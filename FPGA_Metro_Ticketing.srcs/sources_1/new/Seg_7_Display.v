==> flow/design.v <==
`timescale 1ns / 1ps
module seg7decimal(
    input [31:0] eightnum,
    input [3:0] stat,
    input clk,
    output reg [6:0] seg,
    output reg [7:0] an,
    output wire dp);
    wire [2:0] s;  
    reg [3:0] digit;
    wire [7:0] aen;
    reg [19:0] clkdiv = 0;
    reg [32:0] num;
    assign dp  = 1;  
    wire [3:0] ss = clkdiv / 10000000;
    assign s   = clkdiv[19:17];
    assign aen = 8'b11111111;  
    integer i;
    always @(posedge clk) begin 
        if (stat == 4'h3)
            case (0)
                0: num =    32'h31968146;
                1: num =    32'h56000000;
                2: num =    32'h66600000;
                3: num =    32'h06660000;
                4: num =    32'h00666000;
                5: num =    32'h00066600;
                6: num =    32'h00006660;
                7: num =    32'h00000666;
                8: num =    32'h00000067;
                9: num =    32'h0000001A;
                10: num =   32'h00000111;
                11: num =   32'h00001110;
                12: num =   32'h00011100;
                13: num =   32'h00111000;
                14: num =   32'h01110000;
                15: num =   32'h11100000;
            endcase
        else begin
            if (eightnum[7:0] >= 4'd10) begin  
                num[3:0] = eightnum[7:0] % 4'd10;
                num[7:4] = eightnum[7:0] / 4'd10;
                end
            else
                num[7:0] = eightnum[7:0];
            if (eightnum[15:8] >= 4'd10) begin  
                num[11:8] = eightnum[15:8] % 4'd10;
                num[15:12] = eightnum[15:8] / 4'd10;
                end
            else
                num[15:8] = eightnum[15:8];
            if (eightnum[23:16] >= 4'd10 && eightnum[23:16] != 8'hEE) begin  
                num[19:16] = eightnum[23:16] % 4'd10;
                num[23:20] = eightnum[23:16] / 4'd10;
                end
            else
                num[23:16] = eightnum[23:16];
            if (eightnum[31:24] >= 8'd10 && eightnum[31:24] != 8'hEE) begin  
                num[27:24] = eightnum[31:24] % 4'd10;
                num[31:28] = eightnum[31:24] / 4'd10;
                end
            else
                num[31:24] = eightnum[31:24];
        end
        case(s)
            0:digit = num[3:0];  
            1:digit = num[7:4];  
            2:digit = num[11:8];  
            3:digit = num[15:12];  
            4:digit = num[19:16];  
            5:digit = num[23:20];  
            6:digit = num[27:24];  
            7:digit = num[31:28];  
            default:digit = num[3:0];
        endcase
    end
    always @(*)
        if (stat == 4'h3)
            case(digit)
                0:seg   = 7'b1111111; 
                1:seg   = 7'b1111110; 
                2:seg   = 7'b1011110; 
                3:seg   = 7'b1001110; 
                4:seg   = 7'b1000111; 
                5:seg   = 7'b1100111; 
                6:seg   = 7'b1110111; 
                7:seg   = 7'b1110011; 
                8:seg   = 7'b1110001; 
                9:seg   = 7'b1111000; 
                'hA:seg = 7'b1111100;
                'hB:seg = 7'b0100011; 
                'hC:seg = 7'b0101111; 
                'hD:seg = 7'b0101111; 
                'hE:seg = 7'b0000110; 
                'hF:seg = 7'b0001110;
                default: seg = 7'b0000000;  
            endcase
        else
            case(digit)
                0:seg   = 7'b1000000; 
                1:seg   = 7'b1111001; 
                2:seg   = 7'b0100100; 
                3:seg   = 7'b0110000; 
                4:seg   = 7'b0011001; 
                5:seg   = 7'b0010010; 
                6:seg   = 7'b0000010; 
                7:seg   = 7'b1111000; 
                8:seg   = 7'b0000000; 
                9:seg   = 7'b0010000; 
                'hA:seg = 7'b0001000;
                'hB:seg = 7'b0000011;
                'hC:seg = 7'b1000110;
                'hD:seg = 7'b0100001;
                'hE:seg = 7'b0111111; 
                'hF:seg = 7'b0001110;
                default: seg = 7'b0000000;  
            endcase
    always @(*) begin
        an = 8'b11111111;
        if (aen[s] == 1)
            an[s] = 0;
    end
	always @(posedge clk) begin
		clkdiv = clkdiv+1;
	end
endmodule
module Disp_minus (input clk,
                   output wire [6:0] seg,
                   output wire an,
                   output wire dp);
    assign seg = 7'b1000000;
    assign an = 1;
endmodule  
Tool chain data of seg7decimal --
What the tools print for seg7decimal, step after step. Line numbers count from 1 in the design file above. Library cell names are shortened. A cell with n/a has no value.
Set-up: top module seg7decimal, clock clk, library sky130hd, corner tt_025C_1v80

Word level --
Source: Yosys, flattened and elaborated, memories not mapped. Widths are those after wreduce; folded enables and synchronous resets count as part of the registers. Registers that Yosys merges into a memory's read port (data or address) are not register bits. Print and check cells do not count. Memory sizes are those after Yosys's memory passes, which may raise the word count (mostly to a power of two), join words into wider ones and drop unused or constant bits.
Bit counts: bits in registers 20, ROM bits 224, clocked read ports x word width 14, memories kept 2, input port bits 37, output and inout port bits 16, word-level cells 50
Memory list:
- (no name shown) | depth 16, bits a word 7, rd ports 1, write ports 0, RTL line 79 | case(digit)
- (no name shown) | depth 16, bits a word 7, rd ports 1, write ports 0, RTL line 99 | case(digit)
Operators by class: $add $sub $neg 2, divide/modulo/power cells 8, order comparisons 4, equal/unequal tests 10, shift-type cells 3, mux-type cells 15, bitwise operators 2, reduce/logical cells 3
Operators by type and width (number):
- 8-bit by 4-bit divider with 8-bit output (second input constant) | 4
- 8-bit by 4-bit remainder unit with 8-bit output (second input constant) | 4
- 8-bit 2-to-1 mux | 5
- 8-bit by 4-bit greater-or-equal comparator with 1-bit output (second input constant) | 4
- 4-bit parallel mux with 8-bit select | 1
- 4-bit 2-to-1 mux | 8
- 20-bit by 1-bit adder with 20-bit output (second input constant) | 1
- 1-bit by 4-bit variable shift with 8-bit output (first input constant) | 2
- 8-bit inequality test (second input constant) | 2
- 3-bit == test (second input constant) | 4
- 8-bit by 3-bit indexed select with 1-bit output (first input constant) | 1
- 8-bit OR | 1
- 8-bit inverter | 1
- 7-bit 2-to-1 mux | 1
- 3-bit by 2-bit == test with 1-bit output (second input constant) | 2
- 3-bit negator with 4-bit output | 1
- 4-bit by 2-bit == test with 1-bit output (second input constant) | 1
- 3-bit by 1-bit == test with 1-bit output (second input constant) | 1
- 3-bit zero test | 1
- 1-bit logical AND | 2

Longest topological paths --
Longest topological path by Yosys (ltp), each cell counted once; first at word level (registers and memories cut), then after technology mapping (sequential cells cut; the memories' decode and read muxes count).
Depth: depth after elaboration 5, ABC_AREA 0, gate-level depth with buffers 34, gate-level depth less buffers 30

Mapped cells and area --
The flow's flattened synthesis, as Yosys stat reports it; memories are mapped. The netlist is that of the ABC_AREA named above (0 if unset); the other value can give another one. The area totals of this step are shown rounded.
Synthesis totals: standard cells after synthesis 570, mapped area 4180 sq um, area of sequential cells 681 sq um, flip-flop cells 34, buffer cells 31
Cell types:
- dfxtp_1 | number 34, total area 680.653 sq um
- nand2_1 | number 85, total area 319.056 sq um
- ha_1 | number 20, total area 250.24 sq um
- mux2i_1 | number 25, total area 250.24 sq um
- a21oi_1 | number 36, total area 180.173 sq um
- nor2_1 | number 42, total area 157.651 sq um
- a211oi_1 | number 20, total area 150.144 sq um
- xnor2_1 | number 16, total area 140.134 sq um
- o21ai_0 | number 27, total area 135.13 sq um
- nand3_1 | number 20, total area 100.096 sq um
- o211ai_1 | number 13, total area 97.594 sq um
- buf_6 | number 8, total area 90.086 sq um
- nor3_1 | number 14, total area 70.067 sq um
- inv_1 | number 17, total area 63.811 sq um
- a31oi_1 | number 9, total area 56.304 sq um
- and2_1 | number 9, total area 56.304 sq um
- and3_1 | number 9, total area 56.304 sq um
- clkbuf_1 | number 15, total area 56.304 sq um
Other cell types: 66; their cells: 151.

Timing after synthesis --
Source: OpenSTA report_checks on the synthesized netlist (no wires, ideal clock, input and output delay 20% of the period each), path of least setup slack; recovery checks are left aside. Register names are those of the netlist, which keeps one name where synthesis merged equal registers.
Path after synthesis: path kind input -> register, start in stat[0], end reg (no name shown), period 8.81 ns, external input delay 1.762 ns, setup time 0.073 ns, launch time at the first pin 1.762 ns, data arrival time 6.972 ns, required time 8.737 ns, path slack 1.765 ns, delay of the path 5.283 ns, stages 25, buffers on the path 3, period reached after synthesis 7.045 ns
"delay of the path" is the arrival time less input delay plus setup time. "stages": output pins that drive a net of the path, with the launching flip-flop's if there is one; two outputs of one cell count as two. "period reached after synthesis" is the clock period less the worst setup slack; recovery checks do not enter. This is arithmetic on one report: input and output delays are still those of the set period (20% each).
On the way, after synthesis: path through nor4bb_2 -> or3_1 -> nor3_1 -> clkbuf_1 -> clkbuf_1 -> a21oi_1 -> ha_1 -> a211oi_1 -> o31a_1 -> clkbuf_1 -> nor2_1 -> o21bai_1 -> xnor2_1 -> ha_1 -> nand2_1 -> nor2b_1 -> and3_1 -> o211ai_1 -> nand4_1 -> a31oi_1 -> or3_1 -> inv_1 -> ha_1 -> mux2_4 -> o22ai_2
Ends and longest elaborated chain, after synthesis:
- from (decl) | RTL line 4 | input [3:0] stat,
Chain of elaborated cells between the ends: none given.

Path in the finished layout --
From the final timing report of job 2: the path of least setup slack in the routed layout; clock arrival at registers is part of the times.
Path after layout: path kind input -> register, start in eightnum[6], end reg (no name shown), period 6.6 ns, external input delay 1.32 ns, setup time 0.07 ns, launch time at the first pin 1.32 ns, data arrival time 6.41 ns, required time 6.82 ns, path slack 0.40 ns, stages 27, buffers on the path 4
On the way, after layout: path through clkdlybuf4s50_1 -> nor4_2 -> buf_4 -> a221o_1 -> buf_6 -> mux2i_1 -> a211oi_2 -> a21oi_2 -> ha_4 -> nand2_1 -> a21oi_1 -> o31a_1 -> nor2_2 -> o21bai_1 -> xnor2_1 -> ha_1 -> nand2_2 -> nor2b_4 -> and3_4 -> o211ai_1 -> nand4_1 -> a31oi_2 -> or3_4 -> buf_6 -> ha_2 -> mux2_4 -> o22ai_2
Ends and longest elaborated chain, after layout:
- from (decl) | RTL line 3 | input [31:0] eightnum,
Chain of elaborated cells between the ends: none given.

Record of 2 stored runs of the RTL-to-layout flow on seg7decimal, platform sky130hd. The runs are unordered. Constraints: input delay and output delay 20% of the set period each, output load 0.01 pF.
"period achieved" is the run's clock period less its worst setup slack. It is reckoned from that one timing run; input and output delays stay at 20% of the period that was set.
"worst path time" means the part of the period allowed to the worst setup path (the constraints hold back 20% at inputs and 20% at outputs) less its slack; where the path has registers, the arrival times of their clocks count too.
By "power consumption" is meant OpenSTA's value without simulated activity: inputs other than the clock are taken to toggle once in ten clock periods, and the tool carries that through the logic.
The results are shown rounded.

* Job 1 | settings: period_ns 8.71; CORE_UTILIZATION 53; SETUP_SLACK_MARGIN 0.41; PLACE_DENSITY_LB_ADDON 0.12; HOLD_SLACK_MARGIN 0.11; CORE_MARGIN 3; CELL_PAD_IN_SITES_GLOBAL_PLACEMENT 2; CELL_PAD_IN_SITES_DETAIL_PLACEMENT 2; ABC_AREA 1; GPL_TIMING_DRIVEN 1; CTS_CLUSTER_SIZE 82; SLEW_MARGIN 5; MIN_ROUTING_LAYER met2; CAP_MARGIN 20 | did not finish, placement stopped with FLW-0024
* Job 2 | settings: period_ns 6.6; SETUP_SLACK_MARGIN 0.14; CAP_MARGIN 20; CORE_MARGIN 2; CORE_UTILIZATION 40; SLEW_MARGIN 20 | results: worst hold slack in the final report 0.416 ns; mapped cell area after synthesis 4180 sq um; power consumption 1.04 mW; standard-cell area after layout 5760 sq um; worst slack on setup checks 0.403 ns; period achieved 6.197 ns; worst path time 4.88 ns; type of the worst setup path input -> register; area of the die 11300 sq um; utilization after layout 0.563
