==> flow/design.v <==
`timescale 1ns / 1ps
module Led(
    input [3:0] ticketnum,
    input clk,
    output [15:0] led
    );
    reg [15:0] led_ = 16'h0000;
    always @(posedge clk) begin : lit
        integer i;
        for (i = 0; i < 16; i = i + 1)
            if (i < ticketnum)
                led_[i] = 1;
            else
                led_[i] = 0;
    end
    assign led = led_;
endmodule
module RGB (
    input [3:0] stat,
    input clk,
    output [5:0] led 
);
    reg [5:0] led_ = 6'b000000;  
    always @(posedge clk) begin
        case (stat)
            4'h0: led_ = 6'b000001;
            4'h1: led_ = 6'b001010;
            4'h2: led_ = 6'b010010;
            default: led_ = 6'b111111;
        endcase
    end
    assign led = led_;
endmodule  
=== Reports on Led ===
The steps from the RTL of Led to its reports follow in flow order.
Line numbers count from 1 in the design file above.
Library cell names are shortened.
Not given: --

* Top module: Led
* Clock input: clk
* Cell library: sky130hd
* Library corner: tt_025C_1v80

=== Elaborated design ===
Source: Yosys, flattened and elaborated, memories not mapped. Widths are those after wreduce; folded enables and synchronous resets count as part of the registers. Registers that Yosys merges into a memory's read port (data or address) are not register bits. Print and check cells do not count. Equal cells are merged and count once.

* Word-level cells: 33
* Bits of input ports: 5
* Flip-flop bits (word level): 16

* Multiplexer cells: 16
* Magnitude comparators: 16

{| class="wikitable"
|+ Operator list
! cell !! number
|-
| 4-bit less-than comparator (first input constant) || 8
|-
| 3-bit by 4-bit less-than comparator with 1-bit output (first input constant) || 4
|-
| 1-bit two-way mux || 16
|-
| 1-bit by 4-bit less-than comparator with 1-bit output (first input constant) || 2
|-
| 2-bit by 4-bit less-than comparator with 1-bit output (first input constant) || 2
|}

=== Depth ===
Depth = most cells in a row (Yosys ltp): at word level without a register or memory, in the mapped netlist without a sequential cell, where the memories' decode and read muxes count.

* Depth after elaboration: 2
* ABC_AREA: 0
* Depth in mapped cells: 3

=== Mapped cells and area ===
Source: synth_stat.txt of the flow (Yosys; design flattened, memories mapped). It holds for the ABC_AREA given above (unset counts as 0); a run with the other value may have another netlist.

* Standard cells after synthesis: 40
* Chip area (Yosys): 445.4 sq um
* Flip-flops: 15
* Buffer cells: 4
* Sequential part of the area: 300.3 sq um

{| class="wikitable"
|+ Cell types
! type !! number !! area in all (sq um)
|-
| dfxtp_1 || 15 || 300.288
|-
| nand2_1 || 4 || 15.014
|-
| nor2_1 || 4 || 15.014
|-
| buf_6 || 1 || 11.261
|-
| or3_4 || 1 || 11.261
|-
| buf_2 || 2 || 10.01
|-
| a21o_2 || 1 || 8.758
|-
| a31o_2 || 1 || 8.758
|-
| o31a_1 || 1 || 8.758
|-
| and3_2 || 1 || 7.507
|-
| buf_4 || 1 || 7.507
|-
| inv_1 || 2 || 7.507
|-
| o21a_1 || 1 || 7.507
|-
| nand2b_1 || 1 || 6.256
|-
| nor2b_1 || 1 || 6.256
|-
| a21oi_1 || 1 || 5.005
|-
| o21ai_0 || 1 || 5.005
|-
| conb_1 || 1 || 3.754
|}

=== Worst setup path after synthesis ===
OpenSTA on the mapped netlist: ideal clock, no wires. The path of least setup slack (recovery checks aside). Input and output delay are each 20% of the period. Register names are those of the netlist, which keeps one name where synthesis merged equal registers.

* Kind: in2reg
* Start point: input port ticketnum[3]
* End point: register led_[1]
* Stages on the path: 2
* Period: 0.734 ns
* Arrival: 0.634 ns
* Path delay: 0.614 ns
* Slack: -0.027 ns
* Setup time: 0.127 ns
* External input delay: 0.147 ns
* Period reached after synthesis: 0.761 ns

"path delay" = arrival - input delay + setup time.
"stages on the path": output pins that drive a net of the path, with the launching flip-flop's if there is one; two outputs of one cell count as two.
"period reached after synthesis" is the clock period less the worst setup slack; recovery checks do not enter. This is arithmetic on one report: input and output delays are still those of the set period (20% each).
Between the ends stands the longest chain of elaborated cells between them, by number of cells; it is not shown to be the way that was timed. Of several equally long chains one is given.
Each line given opens the expression or statement behind the cell; cells for indexed reads and writes are added by Yosys, which also makes memories of some case tables.

* Cell sequence: buf_2 or3_4
* Cells in the longest elaborated chain: 2
* Elaborated cells on any way between the ends: 2
* RTL lines with such cells: 1
* Classes of those cells: 1 x compare; 1 x mux

{| class="wikitable"
|+ Ends and longest elaborated chain, after synthesis
! item !! line !! text
|-
| start, declared || 3 || <nowiki>input [3:0] ticketnum,</nowiki>
|-
| 1-bit by 4-bit less-than comparator with 1-bit output || 11 || <nowiki>if (i < ticketnum)</nowiki>
|-
| 1-bit two-way mux || 11 ||
|-
| end, assigned || 12 || <nowiki>led_[i] = 1;</nowiki>
|-
| end, assigned || 14 || <nowiki>led_[i] = 0;</nowiki>
|-
| end, declared || 7 || <nowiki>reg [15:0] led_ = 16'h0000;</nowiki>
|}

=== Path in the finished layout ===
Path of least setup slack in the final report of run 1 (OpenROAD, finished layout, wires in). Where an end is a register, its clock arrival counts in the times.

* Kind: reg2out
* Start point: register led_[14]
* End point: output port led[14]
* Stages on the path: 2
* Period: 0.778 ns
* External output delay: 0.16 ns
* Slack: -0.08 ns
* Arrival: 0.71 ns

* Cell sequence: dfxtp_1 buf_2
* Cells in the longest elaborated chain: 0
* Elaborated cells on any way between the ends: 0
* RTL lines with such cells: 0

{| class="wikitable"
|+ Ends and longest elaborated chain, after layout
! item !! line !! text
|-
| start, declared || 7 || <nowiki>reg [15:0] led_ = 16'h0000;</nowiki>
|-
| start, assigned || 12 || <nowiki>led_[i] = 1;</nowiki>
|-
| start, assigned || 14 || <nowiki>led_[i] = 0;</nowiki>
|-
| end, declared || 5 || <nowiki>output [15:0] led</nowiki>
|}

Subject: flow runs of Led

Hi,

Settings and measured results of 2 stored flow runs for module Led (sky130hd), not sorted in any way. The constraints put input and output delay at 20% of the set period each and load the outputs with 0.01 pF.
"power consumption": no workload was simulated; the value follows from the tool's default switching activity.

=== Run 1 ===
{| class="wikitable"
! Setting !! Value
|-
| period_ns || 0.778
|-
| CORE_UTILIZATION || 36
|-
| CAP_MARGIN || 20
|-
| CORE_MARGIN || 2
|-
| SLEW_MARGIN || 20
|-
! Result !! Value
|-
| Area of the synthesized netlist || 445.4 sq um
|-
| Lowest setup slack || -0.083 ns
|-
| Power consumption || 1401 µW
|-
| Final design utilization || 56.1 %
|-
| Area inside the die boundary || 1534.7 sq um
|-
| Area of the standard cells in the finished layout || 631.9 sq um
|-
| Total negative slack on setup checks || -1.152 ns
|}

=== Run 2 ===
{| class="wikitable"
! Setting !! Value
|-
| period_ns || 0.511
|-
| CORE_UTILIZATION || 53
|-
| SETUP_SLACK_MARGIN || 0.15
|-
| PLACE_DENSITY_LB_ADDON || 0.1
|-
| CORE_ASPECT_RATIO || 1.1
|-
| CTS_CLUSTER_SIZE || 76
|-
| CTS_CLUSTER_DIAMETER || 98
|-
| CAP_MARGIN || 20
|-
| CORE_MARGIN || 2
|-
| SLEW_MARGIN || 20
|}
Not finished: floorplanning ended with error PDN-0185.

Regards
